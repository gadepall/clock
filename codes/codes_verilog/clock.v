==> flow/design.v <==
module clock(
    input clk,
    output reg [3:0] h2, h1, m2, m1, s2, s1
);
    reg temp;
    reg [3:0] e = 4'd0;
    reg [3:0] f = 4'd0;
    reg [3:0] d = 4'd0;
    reg [3:0] c = 4'd0;
    reg [3:0] a = 4'd0;
    reg [3:0] b = 4'd0;
    always @(posedge clk) begin
        s1 = {(~f[0]&f[3])|(f[0]&f[1]&f[2]),
              (~f[1]&f[2])|(~f[0]&f[2])|(f[0]&f[1]&~f[2]),
              (f[0]&~f[1]&~f[3])|(~f[0]&f[1]),
              (~f[0])};
        temp = f[0] & ~f[1] & ~f[2] & f[3];
        s2 = {1'd0, (~e[0]&e[2])|(e[1]&e[0]),
              (~e[2]&~e[1]&e[0])|(~e[0]&e[1]),
              (~e[0])};
        s2 = ({4{temp}} & s2) | ({4{~temp}} & e);
        temp = temp & e[0] & ~e[1] & e[2] & ~e[3];
        m1 = {(~d[0]&d[3])|(d[0]&d[1]&d[2]),
              (~d[1]&d[2])|(~d[0]&d[2])|(d[0]&d[1]&~d[2]),
              (d[0]&~d[1]&~d[3])|(~d[0]&d[1]),
              (~d[0])};
        m1 = ({4{temp}} & m1) | ({4{~temp}} & d);
        temp = temp & d[0] & ~d[1] & ~d[2] & d[3];
        m2 = {1'd0, (~c[0]&c[2])|(c[1]&c[0]),
              (~c[2]&~c[1]&c[0])|(~c[0]&c[1]),
              (~c[0])};
        m2 = ({4{temp}} & m2) | ({4{~temp}} & c);
        temp = temp & c[0] & ~c[1] & c[2] & ~c[3];
        h1 = {(~b[0]&b[3])|(b[0]&b[1]&b[2]),
              (~b[1]&b[2])|(~b[0]&b[2])|(b[0]&b[1]&~b[2]),
              (b[0]&~b[1]&~b[3])|(~b[0]&b[1]),
              (~b[0])};
        h1 = ({4{temp}} & h1) | ({4{~temp}} & b);
        temp = temp & b[0] & ~b[1] & ~b[2] & b[3];
        h2 = {(~a[0]&a[3])|(a[0]&a[1]&a[2]),
              (~a[1]&a[2])|(~a[0]&a[2])|(a[0]&a[1]&~a[2]),
              (a[0]&~a[1]&~a[3])|(~a[0]&a[1]),
              (~a[0])};
        h2 = ({4{temp}} & h2) | ({4{~temp}} & a);
        temp = ~s1[0] & ~s1[1] & ~s1[2] & ~s1[3] &
                ~s2[0] & ~s2[1] & ~s2[3] & ~s2[2] &
                ~a[0] & a[1] & ~a[2] & ~a[3] &
                 b[0] & b[1] & ~b[2] & ~b[3] &
                 c[0] & ~c[1] & c[2] & ~c[3] &
                 d[0] & ~d[1] & ~d[2] & d[3];
        s1 = {4{~temp}} & s1;
        s2 = {4{~temp}} & s2;
        m1 = {4{~temp}} & m1;
        m2 = {4{~temp}} & m2;
        h1 = {4{~temp}} & h1;
        h2 = {4{~temp}} & h2;
        f = s1;
        e = s2;
        d = m1;
        c = m2;
        b = h1;
        a = h2;
    end
endmodule
module main(
    input b1, b2, b3, b4,
    output reg [5:0] power,
    output reg [3:0] disp
);
    wire clk;
    qlal4s3b_cell_macro u_qlal4s3b_cell_macro (
        .Sys_Clk0 (clk)
    );
    wire [3:0] h2, h1, m2, m1, s2, s1;
    clock mainclock(.clk(aclk),
                    .h2(h2), .h1(h1),
                    .m2(m2), .m1(m1),
                    .s2(s2), .s1(s1));
    localparam integer SYS_FREQ = 12000000;      
    localparam integer ONEHZ_DIV = SYS_FREQ / 2;  
    localparam integer MUX_DIV = SYS_FREQ / 1000;
    localparam integer BLINK_DIV = SYS_FREQ / 2;  
    reg [25:0] clkdiv = 0;
    reg [15:0] muxdiv = 0;
    reg [25:0] blinkdiv = 0;
    reg aclk = 0;
    reg blink_state = 1'b1;
    reg [2:0] mux_index = 0;
    reg paused = 0;
    reg [2:0] selectedDigit = 3'd0;
    reg b1_prev = 1, b2_prev = 1;
    wire b1_fall = b1_prev & ~b1;
    wire b2_fall = b2_prev & ~b2;
    always @(posedge clk) begin
        clkdiv <= clkdiv + 1;
        if (clkdiv >= ONEHZ_DIV - 1) begin
            clkdiv <= 0;
            aclk <= ~aclk;
        end
    end
    always @(posedge clk) begin
        muxdiv <= muxdiv + 1;
        if (muxdiv >= MUX_DIV / 6) begin
            muxdiv <= 0;
            mux_index <= (mux_index == 5) ? 0 : mux_index + 1;
        end
    end
    always @(posedge clk) begin
        blinkdiv <= blinkdiv + 1;
        if (blinkdiv >= BLINK_DIV - 1) begin
            blinkdiv <= 0;
            blink_state <= ~blink_state;
        end
    end
    always @(posedge clk) begin
        b1_prev <= b1;
        b2_prev <= b2;
        if (b1_fall) begin
            paused <= ~paused;
            if (~paused)
                selectedDigit <= 3'd0;   
        end
        if (paused && b2_fall) begin
            if (selectedDigit == 3'd5)
                selectedDigit <= 3'd0;
            else
                selectedDigit <= selectedDigit + 1;
        end
    end
    always @(*) begin
        case (mux_index)
            0: begin
                disp = s1; power = 6'b000001;
                if (paused && selectedDigit == 3'd0 && ~blink_state) disp = 4'd0;
            end
            1: begin
                disp = s2; power = 6'b000010;
                if (paused && selectedDigit == 3'd1 && ~blink_state) disp = 4'd0;
            end
            2: begin
                disp = m1; power = 6'b000100;
                if (paused && selectedDigit == 3'd2 && ~blink_state) disp = 4'd0;
            end
            3: begin
                disp = m2; power = 6'b001000;
                if (paused && selectedDigit == 3'd3 && ~blink_state) disp = 4'd0;
            end
            4: begin
                disp = h1; power = 6'b010000;
                if (paused && selectedDigit == 3'd4 && ~blink_state) disp = 4'd0;
            end
            5: begin
                disp = h2; power = 6'b100000;
                if (paused && selectedDigit == 3'd5 && ~blink_state) disp = 4'd0;
            end
            default: begin disp = 4'd0; power = 6'b000000; end
        endcase
    end
endmodule
Tool chain data of clock
Tool output for the design above, in the order of the flow.
Line numbers count from 1 in the design file above.
Cell names lack the library's common part.
{"block": "setup", "top": "clock", "clock_port": "clk", "lib": "sky130hd", "corner": "tt_025C_1v80"}

Word-level counts
Counts by Yosys on the flattened word-level netlist (proc, flatten, opt, wreduce; memories kept). Register bits leave out memories and registers merged into their read ports (data or address); mux counts leave out enables and synchronous resets folded into registers. Print and check cells are left out.
{"block": "bits", "regBits": 48, "word_cells": 177}
{"block": "op_classes", "bitwise": 165}
{"block": "ops", "cell": "bitwise AND 1 bit", "count": 87}
{"block": "ops", "cell": "bitwise AND 4 bit", "count": 14}
{"block": "ops", "cell": "NOT 1 bit", "count": 37}
{"block": "ops", "cell": "OR 1 bit", "count": 20}
{"block": "ops", "cell": "OR 4 bit", "count": 5}
{"block": "ops", "cell": "bitwise AND 4 x 3 -> 4 bit", "count": 2}

Longest topological paths
Depth = most cells in a row (Yosys ltp): at word level without a register or memory, in the mapped netlist without a sequential cell, where the memories' decode and read muxes count.
{"block": "depth", "word_depth": 30, "abc_area": 0, "depth_mapped": 13, "mapped_depth_nobuf": 13}

Synthesis result
The flow's flattened synthesis, as Yosys stat reports it; memories are mapped. The netlist is that of the ABC_AREA named above (0 if unset); the other value can give another one.
{"block": "types", "type": "dfxtp_1", "count": 48, "type_area_um2": 960.922}
{"block": "types", "type": "nand2_1", "count": 17, "type_area_um2": 63.811}
{"block": "types", "type": "and4bb_2", "count": 4, "type_area_um2": 50.048}
{"block": "types", "type": "ha_1", "count": 4, "type_area_um2": 50.048}
{"block": "types", "type": "nor2b_1", "count": 5, "type_area_um2": 31.28}
{"block": "types", "type": "xnor2_1", "count": 3, "type_area_um2": 26.275}
{"block": "types", "type": "xor2_1", "count": 3, "type_area_um2": 26.275}
{"block": "types", "type": "or3_1", "count": 4, "type_area_um2": 25.024}
{"block": "types", "type": "and4bb_4", "count": 1, "type_area_um2": 16.266}
{"block": "types", "type": "nor3_4", "count": 1, "type_area_um2": 16.266}
{"block": "types", "type": "a21o_1", "count": 2, "type_area_um2": 15.014}
{"block": "types", "type": "nand3_1", "count": 3, "type_area_um2": 15.014}
{"block": "types", "type": "nor2_1", "count": 4, "type_area_um2": 15.014}
{"block": "types", "type": "nor3_1", "count": 3, "type_area_um2": 15.014}
{"block": "types", "type": "nand4_1", "count": 2, "type_area_um2": 12.512}
{"block": "types", "type": "nand4_2", "count": 1, "type_area_um2": 12.512}
{"block": "types", "type": "mux2_2", "count": 1, "type_area_um2": 11.261}
{"block": "types", "type": "a21oi_1", "count": 2, "type_area_um2": 10.01}
Other cell types: 9; their cells: 11.
{"block": "synth_totals", "stdcells": 119, "synth_area_mm2": 0.0014464, "flip_flops": 48, "buffers": 1}

Path before layout
Path of least setup slack by OpenSTA after synthesis, without wires, with an ideal clock, recovery checks aside; 20% of the period is set as input and as output delay. Where synthesis merged equal registers, the netlist keeps one of their names.
{"block": "synth_path", "path_type": "reg2reg", "start": "register f[2]", "end": "register a[1]", "tclk_ns": 3.85, "setup_ns": 0.070, "arrival_time_ns": 2.859, "t_required_ns": 3.780, "slack_ns": 0.921, "path_delay_ns": 2.929, "driving_pins": 14, "n_path_buf": 0, "synth_period_reached_ns": 2.929}
"path_delay_ns" is the arrival time less input delay plus setup time.
"driving_pins": output pins that drive a net of the path, with the launching flip-flop's if there is one; two outputs of one cell count as two.
"synth_period_reached_ns" is the clock period less the worst setup slack; recovery checks do not enter. This is arithmetic on one report: input and output delays are still those of the set period (20% each).
Between the ends stands the longest chain of elaborated cells between them, by number of cells; it is not shown to be the way that was timed. Of several equally long chains one is given.
Each line given opens the expression or statement behind the cell; cells for indexed reads and writes are added by Yosys, which also makes memories of some case tables.
{"block": "synth_via", "cell_sequence": "dfxtp_1 -> and4bb_2 -> ha_1 -> and4bb_2 -> ha_1 -> nor4bb_1 -> ha_1 -> nand2_1 -> nor3_1 -> ha_1 -> and4bb_4 -> nand2_2 -> or3_1 -> a21oi_2", "elab_chain_len": 29, "cells_between": 64, "cone_classes": "logic (64)"}
{"block": "synth_lines", "item": "start: declaration", "line": 7, "source": "reg [3:0] f = 4'd0;"}
{"block": "synth_lines", "item": "start: assignment", "line": 57, "source": "f = s1;"}
{"block": "synth_lines", "item": "NOT 1 bit", "line": 17, "source": "temp = f[0] & ~f[1] & ~f[2] & f[3];"}
{"block": "synth_lines", "item": "bitwise AND 1 bit (2 in a row)", "line": 17}
{"block": "synth_lines", "item": "NOT 1 bit", "line": 21, "source": "s2 = ({4{temp}} & s2) | ({4{~temp}} & e);"}
{"block": "synth_lines", "item": "bitwise AND 4 bit", "line": 21}
{"block": "synth_lines", "item": "OR 4 bit", "line": 21}
{"block": "synth_lines", "item": "NOT 1 bit", "line": 46, "source": "~s2[0] & ~s2[1] & ~s2[3] & ~s2[2] &"}
{"block": "synth_lines", "item": "bitwise AND 1 bit (20 in a row)", "line": 45, "source": "temp = ~s1[0] & ~s1[1] & ~s1[2] & ~s1[3] &"}
{"block": "synth_lines", "item": "NOT 1 bit", "line": 56, "source": "h2 = {4{~temp}} & h2;"}
{"block": "synth_lines", "item": "bitwise AND 4 bit", "line": 56}
{"block": "synth_lines", "item": "end: assignment", "line": 62, "source": "a = h2;"}
{"block": "synth_lines", "item": "end: declaration", "line": 10, "source": "reg [3:0] a = 4'd0;"}

Worst path after layout
Path of least setup slack in the final report of flow run 2 (OpenROAD, finished layout, wires in). Where an end is a register, its clock arrival counts in the times.
{"block": "layout_path", "path_type": "reg2reg", "start": "register f[2]", "end": "register a[1]", "tclk_ns": 2.32, "setup_ns": 0.06, "arrival_time_ns": 3.12, "t_required_ns": 2.61, "slack_ns": -0.51, "driving_pins": 14, "n_path_buf": 0}
Between the ends stands the longest chain of elaborated cells between them, by number of cells; it is not shown to be the way that was timed. Of several equally long chains one is given.
{"block": "layout_via", "cell_sequence": "dfxtp_2 -> and4bb_2 -> ha_2 -> and4bb_2 -> ha_4 -> nor4bb_4 -> ha_2 -> nand2_2 -> nor3_2 -> ha_2 -> and4bb_4 -> nand2_4 -> or3_4 -> a21oi_2", "elab_chain_len": 29, "cells_between": 64, "cone_classes": "logic (64)"}
{"block": "layout_lines", "item": "start: declaration", "line": 7, "source": "reg [3:0] f = 4'd0;"}
{"block": "layout_lines", "item": "start: assignment", "line": 57, "source": "f = s1;"}
{"block": "layout_lines", "item": "NOT 1 bit", "line": 17, "source": "temp = f[0] & ~f[1] & ~f[2] & f[3];"}
{"block": "layout_lines", "item": "bitwise AND 1 bit (2 in a row)", "line": 17}
{"block": "layout_lines", "item": "NOT 1 bit", "line": 21, "source": "s2 = ({4{temp}} & s2) | ({4{~temp}} & e);"}
{"block": "layout_lines", "item": "bitwise AND 4 bit", "line": 21}
{"block": "layout_lines", "item": "OR 4 bit", "line": 21}
{"block": "layout_lines", "item": "NOT 1 bit", "line": 46, "source": "~s2[0] & ~s2[1] & ~s2[3] & ~s2[2] &"}
{"block": "layout_lines", "item": "bitwise AND 1 bit (20 in a row)", "line": 45, "source": "temp = ~s1[0] & ~s1[1] & ~s1[2] & ~s1[3] &"}
{"block": "layout_lines", "item": "NOT 1 bit", "line": 56, "source": "h2 = {4{~temp}} & h2;"}
{"block": "layout_lines", "item": "bitwise AND 4 bit", "line": 56}
{"block": "layout_lines", "item": "end: assignment", "line": 62, "source": "a = h2;"}
{"block": "layout_lines", "item": "end: declaration", "line": 10, "source": "reg [3:0] a = 4'd0;"}

Wiki page: clock / flow data

2 stored runs of clock in the flow (synthesis by Yosys, layout by OpenROAD, sky130hd cells), in arbitrary order. Constraints: input delay and output delay 20% of the set period each, output load 0.01 pF.
"achievedPeriod_ns" means the clock period less the worst setup slack. The figure is calculated, with input and output delays left at 20% of the set period.
"worst_path_ns": the worst setup path's part of the clock period (all of it between registers, 20% less for each end at a port) less its slack. A launch clock that arrives late makes it longer, a capture clock that arrives late makes it shorter.
"total_power_uw" rests on the timing tool's default activity at the inputs, not on a simulated workload.

{"run": "flow run 1", "settings": { "period_ns": 2.33, "CORE_UTILIZATION": 55, "SETUP_SLACK_MARGIN": 0.25, "PLACE_DENSITY": 0.58, "CORE_ASPECT_RATIO": 0.97, "CELL_PAD_IN_SITES_GLOBAL_PLACEMENT": 3, "CELL_PAD_IN_SITES_DETAIL_PLACEMENT": 0, "ABC_AREA": 0, "GPL_ROUTABILITY_DRIVEN": 1, "SLEW_MARGIN": 40, "MIN_ROUTING_LAYER": "met1", "MAX_ROUTING_LAYER": "met4", "CAP_MARGIN": 20, "CORE_MARGIN": 2 }, "outcome": "no results, placement failed with GPL-0301"}
{"run": "flow run 2", "settings": { "period_ns": 2.32, "CORE_UTILIZATION": 45, "PLACE_DENSITY": 0.56, "CELL_PAD_IN_SITES_DETAIL_PLACEMENT": 0, "ABC_AREA": 0, "GPL_TIMING_DRIVEN": 0, "GPL_ROUTABILITY_DRIVEN": 0, "CTS_CLUSTER_SIZE": 14, "CTS_CLUSTER_DIAMETER": 165, "MIN_ROUTING_LAYER": "met1", "MAX_ROUTING_LAYER": "met4", "CAP_MARGIN": 20, "CORE_MARGIN": 2, "SLEW_MARGIN": 20 }, "results": { "synthArea_mm2": 0.0014464, "dieArea_mm2": 0.0036839, "post_route_stdcell_area_mm2": 0.0019431, "util_pct": 63.6, "setup_ws_ns": -0.508, "fin_tns_ns": -3.069, "worst_hold_slack_ns": 0.481, "total_power_uw": 1225, "achievedPeriod_ns": 2.828, "worst_path_ns": 2.83, "critical_path_kind": "reg2reg" }}
